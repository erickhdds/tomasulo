==> flow/design.v <==
module UnidadeFuncional(clock, instruction, iIn, instructionIn, instructionOut, done, InstAtual, out, disponivelUnidadeFuncional, R1, R2);
	input [2:0]instructionIn;
	input [15:0]instruction;
	input iIn, clock;
	input [15:0] R1, R2;
	output reg done;
	output reg [15:0]out, InstAtual;
	output reg[2:0]instructionOut;
	output reg disponivelUnidadeFuncional;
	integer Latencia;
	initial begin
		InstAtual = 16'b0000000000001111;
		done = 0;
		disponivelUnidadeFuncional = 1;
	end
	always @(posedge clock)
	begin
	  done=0;	
		if(iIn == 1 && disponivelUnidadeFuncional == 1)
		begin	
			disponivelUnidadeFuncional = 0;
			InstAtual = instruction;
			Latencia = 0;
			instructionOut = instructionIn;
			case(instruction[3:0])
				4'b0000: out <= R2 + R1;
				4'b0001: out <= R2 - R1;
				4'b0100: out <= R2 * R1;
				4'b0101: out <= R2 / R1;
			endcase
		end
		else
			Latencia = Latencia + 1;
		if(InstAtual[3:0] == 4'b0000 || InstAtual[3:0] == 4'b0001) 
		begin
			if(Latencia == 1)
				begin
				done = 1'b1;
				disponivelUnidadeFuncional = 1;
				end
			end
		else 
		begin
			if(InstAtual[3:0] == 4'b0100 || InstAtual[3:0] == 4'b0101)
			begin
				if(Latencia == 2)
				begin
					done = 1'b1;
					disponivelUnidadeFuncional = 1;
				end
			end
		end
	end
endmodule
# --- Reports on UnidadeFuncional ---
# Tool output for the design above, in the order of the flow.
# Line numbers count from 1 in the design file above.
# Cell names lack the library's common part.
design:
  top_module: "UnidadeFuncional"
  clock: "clock"
  library: "sky130hd"
  corner: "tt_025C_1v80"

# --- Word-level counts ---
# Yosys after proc, flatten, opt, wreduce and memory -nomap, before mapping. Memory bits, and registers merged into a memory's read port (data or address), are not among the register bits. Print and check cells are not counted. Equal cells are merged and count once.
word_totals:
  register_bits: 69
  in_bits: 53
op_classes:
  n_addsub: 3
  mul: 1
  div_mod_pow: 1
  n_eq: 8
  n_mux: 12
  n_reduce_logical: 7
ops:
  columns: ["cell", "n"]
  rows:
  - ["divider 16 x 16 -> 16 bit", 1]
  - ["multiplier 16 x 16 -> 16 bit", 1]
  - ["case mux 16 bit (select 4 bit)", 1]
  - ["adder 32 x 2 -> 32 bit (second input constant)", 1]
  - ["== test 32 x 2 -> 1 bit (second input constant)", 1]
  - ["== test 32 x 3 -> 1 bit (second input constant)", 1]
  - ["two-way mux 32 bit", 1]
  - ["adder 16 bit", 1]
  - ["subtractor 16 bit", 1]
  - ["== test 4 x 3 -> 1 bit (second input constant)", 4]
  - ["two-way mux 1 bit", 9]
  - ["== test 4 x 1 -> 1 bit (second input constant)", 2]
  - ["zero test 4 bit", 2]
  - ["nonzero test 4 bit", 1]
  - ["two-way mux 4 bit", 1]
  - ["logical OR 1 bit", 2]
  - ["AND reduction 2 bit", 1]
  - ["logical AND 1 bit", 1]

# --- Logic depth ---
# Longest topological path by Yosys (ltp), each cell counted once; first at word level (registers and memories cut), then after technology mapping (sequential cells cut; the memories' decode and read muxes count).
logic_depth:
  depth_word: 6
  abc_area: 0
  ltp_mapped: 132

# --- Mapped cells and area ---
# Source: synth_stat.txt of the flow (Yosys; design flattened, memories mapped). It holds for the ABC_AREA given above (unset counts as 0); a run with the other value may have another netlist.
# Totals and module areas in this step are rounded.
mapped:
  stdcells: 1892
  yosys_area_mm2: 0.01476
  seq_area_mm2: 0.001692
  ff_cells: 69
  n_buf: 67
by_type:
  columns: ["cell_type", "n", "area_total_um2"]
  rows:
  - ["ha_1", 207, 2.59E+03]
  - ["fa_1", 81, 1.62E+03]
  - ["edfxtp_1", 31, 930.893]
  - ["xnor2_1", 99, 867.082]
  - ["nand2_1", 204, 765.734]
  - ["dfxtp_1", 38, 760.73]
  - ["nor2_1", 178, 668.141]
  - ["inv_1", 169, 634.358]
  - ["a21oi_1", 114, 570.547]
  - ["xor2_1", 52, 455.437]
  - ["o21ai_0", 84, 420.403]
  - ["mux2_2", 30, 337.824]
  - ["nor3_1", 63, 315.302]
  - ["o21a_1", 35, 262.752]
  - ["a21o_1", 32, 240.23]
  - ["and2_1", 34, 212.704]
  - ["clkbuf_1", 55, 206.448]
  - ["nand3_1", 38, 190.182]
# Other cell types: 68; their cells: 348.

# --- Timing after synthesis ---
# Source: OpenSTA report_checks on the synthesized netlist (no wires, ideal clock, input and output delay 20% of the period each), path of least setup slack; recovery checks are left aside. Register names are those of the netlist, which keeps one name where synthesis merged equal registers.
synth_path:
  kind: "input port to flip-flop"
  from: "in R1[14]"
  to: "reg out[0]"
  period_ns: 48.0
  t_first_pin_ns: 9.600
  arrival_ns: 35.993
  required_time_ns: 47.741
  path_slack_ns: 11.748
  path_delay_ns: 26.652
  path_stages: 122
  n_path_buf: 10
  period_less_setup_slack_ns: 36.252
# "path_delay_ns" = arrival - input delay + setup time.
# "path_stages": output pins that drive a net of the path, with the launching flip-flop's if there is one; two outputs of one cell count as two.
# "period_less_setup_slack_ns" is the clock period less the worst setup slack; recovery checks do not enter. This is arithmetic on one report: input and output delays are still those of the set period (20% each).
# The rows between start and end are the longest chain of elaborated cells between them; the timing report does not say that the signal goes this way. Where chains are equally long, one stands for them.
# Each line given opens the expression or statement behind the cell; cells for indexed reads and writes are added by Yosys, which also makes memories of some case tables.
# At most two assigning lines are given for a register; there are more.
synth_via:
  cell_sequence: "buf_2 or4_1 buf_4 nor4_4 nand2_1 nand2_1 o21ai_0 ha_1 or4b_2 o2111ai_1 nand2_1 ha_1 o211ai_1 a21oi_1 and2_1 nor3_1 or2_2 ha_1 [... 86 more ...] and4_1 or3_1 a31oi_1 nor2b_1 o21ai_0 clkbuf_1 nand2_1 o21ai_0 ha_1 a21o_1 a21o_1 a21o_1 a21o_1 a21oi_1 o21ai_0 a21oi_1 nor3_1 o31a_1"
  elab_chain_cells: 2
  cone_cells: 2
  cone_classes: "div (1); mux (1)"
synth_lines:
  columns: ["item", "line", "text"]
  rows:
  - ["from (decl)", 5, "input [15:0] R1, R2;"]
  - ["divider 16 x 16 -> 16 bit", 29, "4'b0101: out <= R2 / R1;"]
  - ["case mux 16 bit (select 4 bit)", 25, "case(instruction[3:0])"]
  - ["to (assign)", 26, "4'b0000: out <= R2 + R1;"]
  - ["to (assign)", 27, "4'b0001: out <= R2 - R1;"]
  - ["to (decl)", 7, "output reg [15:0]out, InstAtual;"]

# --- Worst path after layout ---
# From the final timing report of job 1: the path of least setup slack in the routed layout; clock arrival at registers is part of the times.
layout_path:
  kind: "input port to flip-flop"
  from: "in R1[11]"
  to: "reg out[0]"
  period_ns: 35.8
  t_first_pin_ns: 7.16
  arrival_ns: 35.49
  required_time_ns: 35.91
  path_slack_ns: 0.41
  path_stages: 119
  n_path_buf: 9
# The rows between start and end are the longest chain of elaborated cells between them; the timing report does not say that the signal goes this way. Where chains are equally long, one stands for them.
# At most two assigning lines are given for a register; there are more.
layout_via:
  cell_sequence: "clkdlybuf4s50_1 or4_4 nor4_4 nand2_1 nand2_1 o21ai_0 ha_1 or4b_2 o2111ai_1 nand2_1 ha_1 a21oi_1 a21oi_2 a21o_1 and2_1 ha_1 o21a_1 or2_2 [... 83 more ...] a21o_1 a31oi_1 and4_1 or3_1 a31oi_1 nor2b_1 o21a_1 buf_4 mux2_2 ha_1 a21o_1 a21o_1 a21o_1 a21oi_1 o21ai_0 a21oi_1 nor3_1 o31a_1"
  elab_chain_cells: 2
  cone_cells: 2
  cone_classes: "div (1); mux (1)"
layout_lines:
  columns: ["item", "line", "text"]
  rows:
  - ["from (decl)", 5, "input [15:0] R1, R2;"]
  - ["divider 16 x 16 -> 16 bit", 29, "4'b0101: out <= R2 / R1;"]
  - ["case mux 16 bit (select 4 bit)", 25, "case(instruction[3:0])"]
  - ["to (assign)", 26, "4'b0000: out <= R2 + R1;"]
  - ["to (assign)", 27, "4'b0001: out <= R2 - R1;"]
  - ["to (decl)", 7, "output reg [15:0]out, InstAtual;"]

FLOW RESULTS
============

Settings and measured results of 2 stored flow runs for module UnidadeFuncional (sky130hd), not sorted in any way. The constraints put input and output delay at 20% of the set period each and load the outputs with 0.01 pF.
"clock_period_reached_ns" = clock period - worst setup slack. The figure is calculated, with input and output delays left at 20% of the set period.
By "worst_path_time_ns" is meant the share of the clock period that the worst setup path is allowed (20% is reserved at inputs, 20% at outputs), minus its slack. Clock arrival times at its registers enter into it.
"design_power_w" is the tool's figure for a default switching activity; nothing was simulated.
The results are shown rounded.

--- job 1 ---
==> flow/run.sh <==
#!/bin/bash
# the make line also repeats the synthesis and layout settings of config.mk as NAME=value (left out here)
make -C /OpenROAD-flow-scripts/flow DESIGN_CONFIG=/design/flow/config.mk WORK_HOME=/design/flow/orfs CLKGATE_MAP_FILE= finish
==> flow/config.mk <==
export PLATFORM = sky130hd
export DESIGN_NAME = UnidadeFuncional
export DESIGN_NICKNAME = UnidadeFuncional
export VERILOG_FILES = /design/flow/design.v
export SDC_FILE = /design/flow/constraint.sdc
export NUM_CORES = 4
export LEC_CHECK = 0
export CAP_MARGIN = 5
export CELL_PAD_IN_SITES_DETAIL_PLACEMENT = 2
export CORE_MARGIN = 2
export CORE_UTILIZATION = 21
export GPL_ROUTABILITY_DRIVEN = 0
export PLACE_DENSITY_LB_ADDON = 0.2
export SETUP_SLACK_MARGIN = -1.0
export SLEW_MARGIN = 20
==> flow/constraint.sdc <==
create_clock -name core_clock -period 35.8 [get_ports {clock}]
set_input_delay 7.1600 -clock core_clock [delete_from_list [all_inputs] [get_ports {clock}]]
set_output_delay 7.1600 -clock core_clock [all_outputs]
set_load 0.01 [all_outputs]

==> results, as YAML <==
results:
  synth_area_mm2: 0.01476
  dieArea_mm2: 0.07241
  final_stdcell_area_mm2: 0.01759
  final_util_frac: 0.252
  final_setup_ws_ns: 0.413
  setup_tns_ns: 0.000
  worst_hold_slack_ns: 0.447
  design_power_w: 0.0007114
  clock_period_reached_ns: 35.387
  worst_path_time_ns: 28.23
  critical_path_type: "input port to flip-flop"

--- job 2 ---
==> flow/run.sh <==
#!/bin/bash
# the make line also repeats the synthesis and layout settings of config.mk as NAME=value (left out here)
make -C /OpenROAD-flow-scripts/flow DESIGN_CONFIG=/design/flow/config.mk WORK_HOME=/design/flow/orfs CLKGATE_MAP_FILE= finish
==> flow/config.mk <==
export PLATFORM = sky130hd
export DESIGN_NAME = UnidadeFuncional
export DESIGN_NICKNAME = UnidadeFuncional
export VERILOG_FILES = /design/flow/design.v
export SDC_FILE = /design/flow/constraint.sdc
export NUM_CORES = 4
export LEC_CHECK = 0
export CAP_MARGIN = 20
export CORE_MARGIN = 2
export CORE_UTILIZATION = 66
export SLEW_MARGIN = 20
==> flow/constraint.sdc <==
create_clock -name core_clock -period 37.2 [get_ports {clock}]
set_input_delay 7.4400 -clock core_clock [delete_from_list [all_inputs] [get_ports {clock}]]
set_output_delay 7.4400 -clock core_clock [all_outputs]
set_load 0.01 [all_outputs]

==> results, as YAML <==
results:
  synth_area_mm2: 0.01476
  dieArea_mm2: 0.02357
  final_stdcell_area_mm2: 0.01656
  final_util_frac: 0.756
  final_setup_ws_ns: 1.437
  setup_tns_ns: 0.000
  worst_hold_slack_ns: 0.455
  design_power_w: 0.0006676
  clock_period_reached_ns: 35.763
  worst_path_time_ns: 28.32
  critical_path_type: "input port to flip-flop"
