==> flow/design.v <==
module FilaInstrucao(clock, outLiberado, instructionOut, disponibilidade);
  input clock, disponibilidade;
  output reg outLiberado;
  output reg[15:0]instructionOut;
  reg [15:0]Instrucao[50:0];
  reg[15:0] i;
  initial
	begin 
		i = 0;
		Instrucao[0]=16'b0000110010100000;  
      Instrucao[1]=16'b0001010110010001;  
      Instrucao[2]=16'b0001011001100000;  
      Instrucao[3]=16'b0001101011000100;  
      Instrucao[4]=16'b0000101010110100;  
      Instrucao[5]=16'b0001101011000001;  
      Instrucao[6]=16'b0001101011010000;  
	end
	always @ (posedge clock)
	begin
	  	if(disponibilidade == 1'b1)
		begin
			instructionOut = Instrucao[i];
			outLiberado = 1;
			i = i + 1;
	  end
	end
endmodule
From RTL to reports: FilaInstrucao
The steps from the RTL of FilaInstrucao to its reports follow in flow order. Lines are those of the file above, counted from 1. Library cell names are shortened. Not given: --

Design top: FilaInstrucao. Clock input: clock. Library: sky130hd. Library corner: tt_025C_1v80.

Elaborated design
Yosys after proc, flatten, opt, wreduce and memory -nomap, before mapping. Enables and synchronous resets that opt folds into registers are not counted as muxes. Memory bits, and registers merged into a memory's read port (data or address), are not among the register bits. Print and check cells are not counted. Equal cells are merged and count once. Yosys's memory passes give these memory sizes; they may raise the number of words (mostly to a power of two), join words into wider ones and drop unused or constant bits.

For $add $sub $neg the number is 1.

Operators with widths (count): 16-bit by 1-bit adder with 16-bit output (second input constant) (1).

Under flip-flop bits (word level) stands 32. Under memory bits (read-only) stands 561. The figure for clocked read ports x word width is 11. Under memories stands 1. The entry for input port bits reads 2.

Memories: Instrucao (depth 51, bits a word 11, rd ports 1, wr ports 0, line 5) `reg [15:0]Instrucao[50:0];`.

Longest topological paths
Depth = most cells in a row (Yosys ltp): at word level without a register or memory, in the mapped netlist without a sequential cell, where the memories' decode and read muxes count.

The figure for depth in word-level cells is 1. The entry for ABC_AREA reads 1. Under gate-level depth with buffers stands 5.

After synthesis
Source: synth_stat.txt of the flow (Yosys; design flattened, memories mapped). It holds for the ABC_AREA given above (unset counts as 0); a run with the other value may have another netlist.

Under mapped cells stands 51. Under chip area (Yosys) stands 0.0006444 mm^2. Under flip-flops stands 14.

Cell types: edfxtp_1 (count 14, area in all 420.403 um^2); ha_1 (count 6, area in all 75.072 um^2); buf_4 (count 6, area in all 45.043 um^2); nand2_1 (count 10, area in all 37.536 um^2); inv_1 (count 6, area in all 22.522 um^2); nand2_2 (count 3, area in all 18.768 um^2); conb_1 (count 2, area in all 7.507 um^2); nand3_1 (count 1, area in all 5.005 um^2); o21ai_0 (count 1, area in all 5.005 um^2); inv_2 (count 1, area in all 3.754 um^2); nor2_1 (count 1, area in all 3.754 um^2).

Worst setup path after synthesis
OpenSTA on the mapped netlist: ideal clock, no wires. The path of least setup slack (recovery checks aside). Input and output delay are each 20% of the period. Register names are those of the netlist, which keeps one name where synthesis merged equal registers.

Path type: register -> register. Start: reg i[1]. End: reg instructionOut[4]. The figure for clock period is 1130 ps. The entry for library setup time reads 252 ps. Under launch time at the first pin stands 0 ps. For arrival the number is 837 ps. The figure for required time is 878 ps. Under path slack stands 42 ps. The figure for path delay is 1089 ps. Driving pins on the path: 6. Under buffers on the path stands 0. The entry for synthesis period reached reads 1088 ps.

"path delay" is the arrival time less input delay plus setup time. "driving pins on the path": output pins that drive a net of the path, with the launching flip-flop's if there is one; two outputs of one cell count as two. "synthesis period reached" is the clock period less the worst setup slack; recovery checks do not enter. This is arithmetic on one report: input and output delays are still those of the set period (20% each).

Cells stage by stage: edfxtp_1 -> inv_1 -> ha_1 -> inv_1 -> nand2_1 -> nand2_2.

RTL lines, path post-synthesis: start, declared (line 6) `reg[15:0] i;`; start, assigned (line 24) `i = i + 1;`; end, declared (line 4) `output reg[15:0]instructionOut;`.

Chain of elaborated cells between the ends: none given.

Timing after layout
From the final timing report of record 1: the path of least setup slack in the routed layout; clock arrival at registers is part of the times. The report prints the path's times to 10 ps; the period is as set.

Path type: register -> register. Start: reg i[0]. End: reg instructionOut[6]. The figure for clock period is 1180 ps. The entry for library setup time reads 240 ps. Under launch time at the first pin stands 270 ps. For arrival the number is 1190 ps. The figure for required time is 1210 ps. Under path slack stands 20 ps. Driving pins on the path: 6. Under buffers on the path stands 0.

Cells stage by stage: edfxtp_1 -> inv_2 -> ha_4 -> inv_2 -> nand2_2 -> nand2_1.

RTL lines, path post-layout: start, declared (line 6) `reg[15:0] i;`; start, assigned (line 24) `i = i + 1;`; end, declared (line 4) `output reg[15:0]instructionOut;`.

Chain of elaborated cells between the ends: none given.

Ticket comment

Flow measurements of FilaInstrucao on sky130hd: 2 stored runs with different settings, listed in no order. Input and output delays are each 20% of the period that was set; the output load is 0.01 pF. "achieved clock period": clock period set for the run, less the worst setup slack. It is reckoned from that one timing run; input and output delays stay at 20% of the period that was set. "time of the worst setup path" = time allowed to the worst setup path (clock period - input delay - output delay, where it has them) - its slack; a late launch clock adds to it, a late capture clock takes from it. "total power after layout" rests on the timing tool's default activity at the inputs, not on a simulated workload. "time of the worst setup path" is known to 10 ps.

Files of record 1:
==> flow/run.sh <==
#!/bin/bash
# the make line also repeats the synthesis and layout settings of config.mk as NAME=value (left out here)
make -C /OpenROAD-flow-scripts/flow DESIGN_CONFIG=/design/flow/config.mk WORK_HOME=/design/flow/orfs CLKGATE_MAP_FILE= finish
==> flow/config.mk <==
export PLATFORM = sky130hd
export DESIGN_NAME = FilaInstrucao
export DESIGN_NICKNAME = FilaInstrucao
export VERILOG_FILES = /design/flow/design.v
export SDC_FILE = /design/flow/constraint.sdc
export NUM_CORES = 4
export LEC_CHECK = 0
export ABC_AREA = 1
export CAP_MARGIN = 20
export CELL_PAD_IN_SITES_GLOBAL_PLACEMENT = 3
export CORE_ASPECT_RATIO = 0.98
export CORE_MARGIN = 5
export CORE_UTILIZATION = 19
export CTS_CLUSTER_DIAMETER = 387
export CTS_CLUSTER_SIZE = 72
export PLACE_DENSITY_LB_ADDON = 0.02
export SETUP_SLACK_MARGIN = 0.29
export SLEW_MARGIN = 20
export TNS_END_PERCENT = 80
==> flow/constraint.sdc <==
create_clock -name core_clock -period 1.18 [get_ports {clock}]
set_input_delay 0.2360 -clock core_clock [delete_from_list [all_inputs] [get_ports {clock}]]
set_output_delay 0.2360 -clock core_clock [all_outputs]
set_load 0.01 [all_outputs]

Results of record 1. The smallest hold slack stands at 493 ps. The measured worst setup slack after layout is 20 ps. The time of the worst setup path is 1,160 ps. Worst setup path type: register -> register. The synthesis area is 0.0006444 mm^2. The measured area of the die is 0.004656 mm^2. The final utilization stands at 0.291. The total power after layout stands at 1.110 mW. The measured achieved clock period is 1,160 ps.

Files of record 2:
==> flow/run.sh <==
#!/bin/bash
# the make line also repeats the synthesis and layout settings of config.mk as NAME=value (left out here)
make -C /OpenROAD-flow-scripts/flow DESIGN_CONFIG=/design/flow/config.mk WORK_HOME=/design/flow/orfs CLKGATE_MAP_FILE= finish
==> flow/config.mk <==
export PLATFORM = sky130hd
export DESIGN_NAME = FilaInstrucao
export DESIGN_NICKNAME = FilaInstrucao
export VERILOG_FILES = /design/flow/design.v
export SDC_FILE = /design/flow/constraint.sdc
export NUM_CORES = 4
export LEC_CHECK = 0
export CAP_MARGIN = 20
export CORE_MARGIN = 2
export CORE_UTILIZATION = 40
export SLEW_MARGIN = 20
==> flow/constraint.sdc <==
create_clock -name core_clock -period 1.48 [get_ports {clock}]
set_input_delay 0.2960 -clock core_clock [delete_from_list [all_inputs] [get_ports {clock}]]
set_output_delay 0.2960 -clock core_clock [all_outputs]
set_load 0.01 [all_outputs]

Results of record 2. The smallest hold slack stands at 641 ps. The measured worst setup slack after layout is 43 ps. The time of the worst setup path is 1,140 ps. Worst setup path type: register -> output. The synthesis area is 0.0006481 mm^2. The measured area of the die is 0.0019581 mm^2. The final utilization stands at 0.53. The total power after layout stands at 0.8517 mW. The measured achieved clock period is 1,437 ps.
