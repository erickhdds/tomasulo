==> flow/design.v <==
module BancoRegistradores(clock, data, address, write, R1, R2, R3, R4, R5, R6, R7);
	input clock;
	input [15:0]data; 					
	input write; 					
	input [2:0]address;
	output reg[15:0]R1,R2,R3,R4,R5,R6,R7; 
	initial begin
	  R1 = 1; R2 = 1; R3 = 1; R4 = 2; R5 = 0; R6 = 1; R7 = 0;
	end
	always@(posedge clock)
	begin
		if(write==1'b1)
		begin
		  if(address == 3'b001)
			 R1 = data;
		  if(address == 3'b010)
			 R2 = data;
		  if(address == 3'b011)
			 R3 = data;
		  if(address == 3'b100)
			 R4 = data;
		  if(address == 3'b101)
			 R5 = data;
		  if(address == 3'b110)
			 R6 = data;
		  if(address == 3'b111)
			 R7 = data;
		end
	end
endmodule
# --- Step by step through the tools: BancoRegistradores ---
# What the tools print for BancoRegistradores, step after step.
# Line numbers count from 1 in the design file above.
setup:
  top: "BancoRegistradores"
  clk_port: "clock"
  library: "sky130hd"
  lib_corner: "tt_025C_1v80"

# --- Word level ---
# Source: Yosys, flattened and elaborated, memories not mapped. Widths are those after wreduce. Registers that Yosys merges into a memory's read port (data or address) are not register bits. Print and check cells do not count. Equal cells are merged and count once.
classes:
  n_eq: 7
  reduce_and_logical: 7
op_table:
  columns: ["operator", "count"]
  rows:
  - ["AND reduction 2 bit", 7]
  - ["equality test 3 bit with constant B", 4]
  - ["equality test 3 x 2 -> 1 bit with constant B", 2]
  - ["equality test 3 x 1 -> 1 bit with constant B", 1]
bits:
  out_inout_bits: 112
  elab_cells: 21
  in_bits: 21
  register_bits: 112

# --- Depth ---
# Depth = most cells in a row (Yosys ltp): at word level without a register or memory, in the mapped netlist without a sequential cell, where the memories' decode and read muxes count.
logic_depth:
  ltp_word: 2
  ABC_AREA: 0
  mapped_depth: 1
  mapped_depth_nobuf: 1

# --- Mapped cells and area ---
# The flow's flattened synthesis, as Yosys stat reports it; memories are mapped. The netlist is that of the ABC_AREA named above (0 if unset); the other value can give another one.
# Totals and module areas in this step are rounded.
mapped:
  ff_cells: 112
  yosys_area_um2: 3400
  buffers: 0
  cells: 119
  seqArea_um2: 3400
types:
  columns: ["cell", "count", "type_area_um2"]
  rows:
  - ["sky130_fd_sc_hd__edfxtp_1", 112, 3.36E+03]
  - ["sky130_fd_sc_hd__and4bb_2", 2, 25.024]
  - ["sky130_fd_sc_hd__and4b_2", 2, 22.522]
  - ["sky130_fd_sc_hd__and4bb_1", 1, 12.512]
  - ["sky130_fd_sc_hd__and4_2", 1, 10.01]
  - ["sky130_fd_sc_hd__and4b_1", 1, 10.01]

# --- Worst setup path after synthesis ---
# Source: OpenSTA report_checks on the synthesized netlist (no wires, ideal clock, input and output delay 20% of the period each), path of least setup slack; recovery checks are left aside. Register names are those of the netlist, which keeps one name where synthesis merged equal registers.
synth_timing:
  path_type: "in2reg"
  start: "input port address[0]"
  end: "register R4[0]"
  in_delay_ns: 0.228
  slack_ns: -0.057
  t_required_ns: 0.766
  setup_ns: 0.374
  delay_ns: 0.969
  t_first_pin_ns: 0.228
  t_arrival_ns: 0.823
  stages: 1
  tclk_ns: 1.14
  path_buffers: 0
  synth_period_reached_ns: 1.197
# "delay_ns" = arrival - input delay + setup time.
# "stages": output pins that drive a net of the path, with the launching flip-flop's if there is one; two outputs of one cell count as two.
# "synth_period_reached_ns" = period - worst setup slack (recovery checks aside). The figure is calculated, with input and output delays left at 20% of the set period.
# The rows between start and end are the longest chain of elaborated cells between them; the timing report does not say that the signal goes this way. Where chains are equally long, one stands for them.
# A line is the first line of the expression or statement that the cell stems from. Yosys adds cells for indexed reads and writes and turns some case tables into memories.
synth_between:
  path_cell_list: "sky130_fd_sc_hd__and4bb_1"
  elab_chain_cells: 2
  cone_cells: 2
  lines_between: 1
  classes_between: "eq/ne (1); reduce/logical (1)"
synth_rtl:
  columns: ["item", "line_no", "text"]
  rows:
  - ["start, declared", 5, "input [2:0]address;"]
  - ["equality test 3 bit", 20, "if(address == 3'b100)"]
  - ["AND reduction 2 bit", null, null]
  - ["end, assigned", 21, "R4 = data;"]
  - ["end, declared", 6, "output reg[15:0]R1,R2,R3,R4,R5,R6,R7;"]

# --- Worst path after layout ---
# Path of least setup slack in the final report of run A (OpenROAD, finished layout, wires in). Where an end is a register, its clock arrival counts in the times.
layout_timing:
  path_type: "reg2out"
  start: "register R2[14]"
  end: "output port R2[14]"
  stages: 2
  t_first_pin_ns: 0.35
  slack_ns: -0.18
  output_delay_ns: 0.19
  path_buffers: 1
  t_arrival_ns: 0.93
  tclk_ns: 0.933
  t_required_ns: 0.75
layout_between:
  path_cell_list: "sky130_fd_sc_hd__edfxtp_1 > sky130_fd_sc_hd__buf_2"
  elab_chain_cells: 0
  cone_cells: 0
  lines_between: 0
layout_rtl:
  columns: ["item", "line_no", "text"]
  rows:
  - ["start, declared", 6, "output reg[15:0]R1,R2,R3,R4,R5,R6,R7;"]
  - ["start, assigned", 17, "R2 = data;"]
  - ["end, declared", 6, null]

# Measured data: module BancoRegistradores, platform sky130hd, 2 stored runs of the flow under differing settings, order arbitrary. Input and output delays are each 20% of the period that was set; the output load is 0.01 pF.
# "period_reached_ns": clock period set for the run, less the worst setup slack. It is reckoned from that one timing run; input and output delays stay at 20% of the period that was set.
# "worst_path_allowed_less_slack_ns" means the part of the period allowed to the worst setup path (the constraints hold back 20% at inputs and 20% at outputs) less its slack; where the path has registers, the arrival times of their clocks count too.
# By "power.total_uw" is meant OpenSTA's value without simulated activity: inputs other than the clock are taken to toggle once in ten clock periods, and the tool carries that through the logic.
# The results are shown rounded.
runs:
  - name: "run A"
    settings:
      period_ns: 0.933
      CORE_UTILIZATION: 48
      SETUP_SLACK_MARGIN: 0.14
      GPL_ROUTABILITY_DRIVEN: 0
      CAP_MARGIN: 5
      SLEW_MARGIN: 15
      CORE_MARGIN: 2
    results:
      utilization_pct: 69
      stdcell_area_um2: 4800
      worst_hold_slack_ns: 0.43
      yosys_chip_area_um2: 3400
      worst_path_allowed_less_slack_ns: 0.93
      critical_path_kind: "reg2out"
      worstSetupSlack_ns: -0.18
      tns_setup_ns: -15
      die_um2: 7900
      power.total_uw: 9100
      period_reached_ns: 1.114
  - name: "run B"
    settings:
      period_ns: 1.35
      SETUP_SLACK_MARGIN: 0.36
      CAP_MARGIN: 20
      CORE_MARGIN: 2
      CORE_UTILIZATION: 40
      SLEW_MARGIN: 20
    results:
      utilization_pct: 58
      yosys_chip_area_um2: 3400
      period_reached_ns: 1.178
      worstSetupSlack_ns: 0.17
      power.total_uw: 6200
      worst_hold_slack_ns: 0.55
      tns_setup_ns: 0.000
      stdcell_area_um2: 4800
      die_um2: 9400
      worst_path_allowed_less_slack_ns: 0.91
      critical_path_kind: "reg2out"
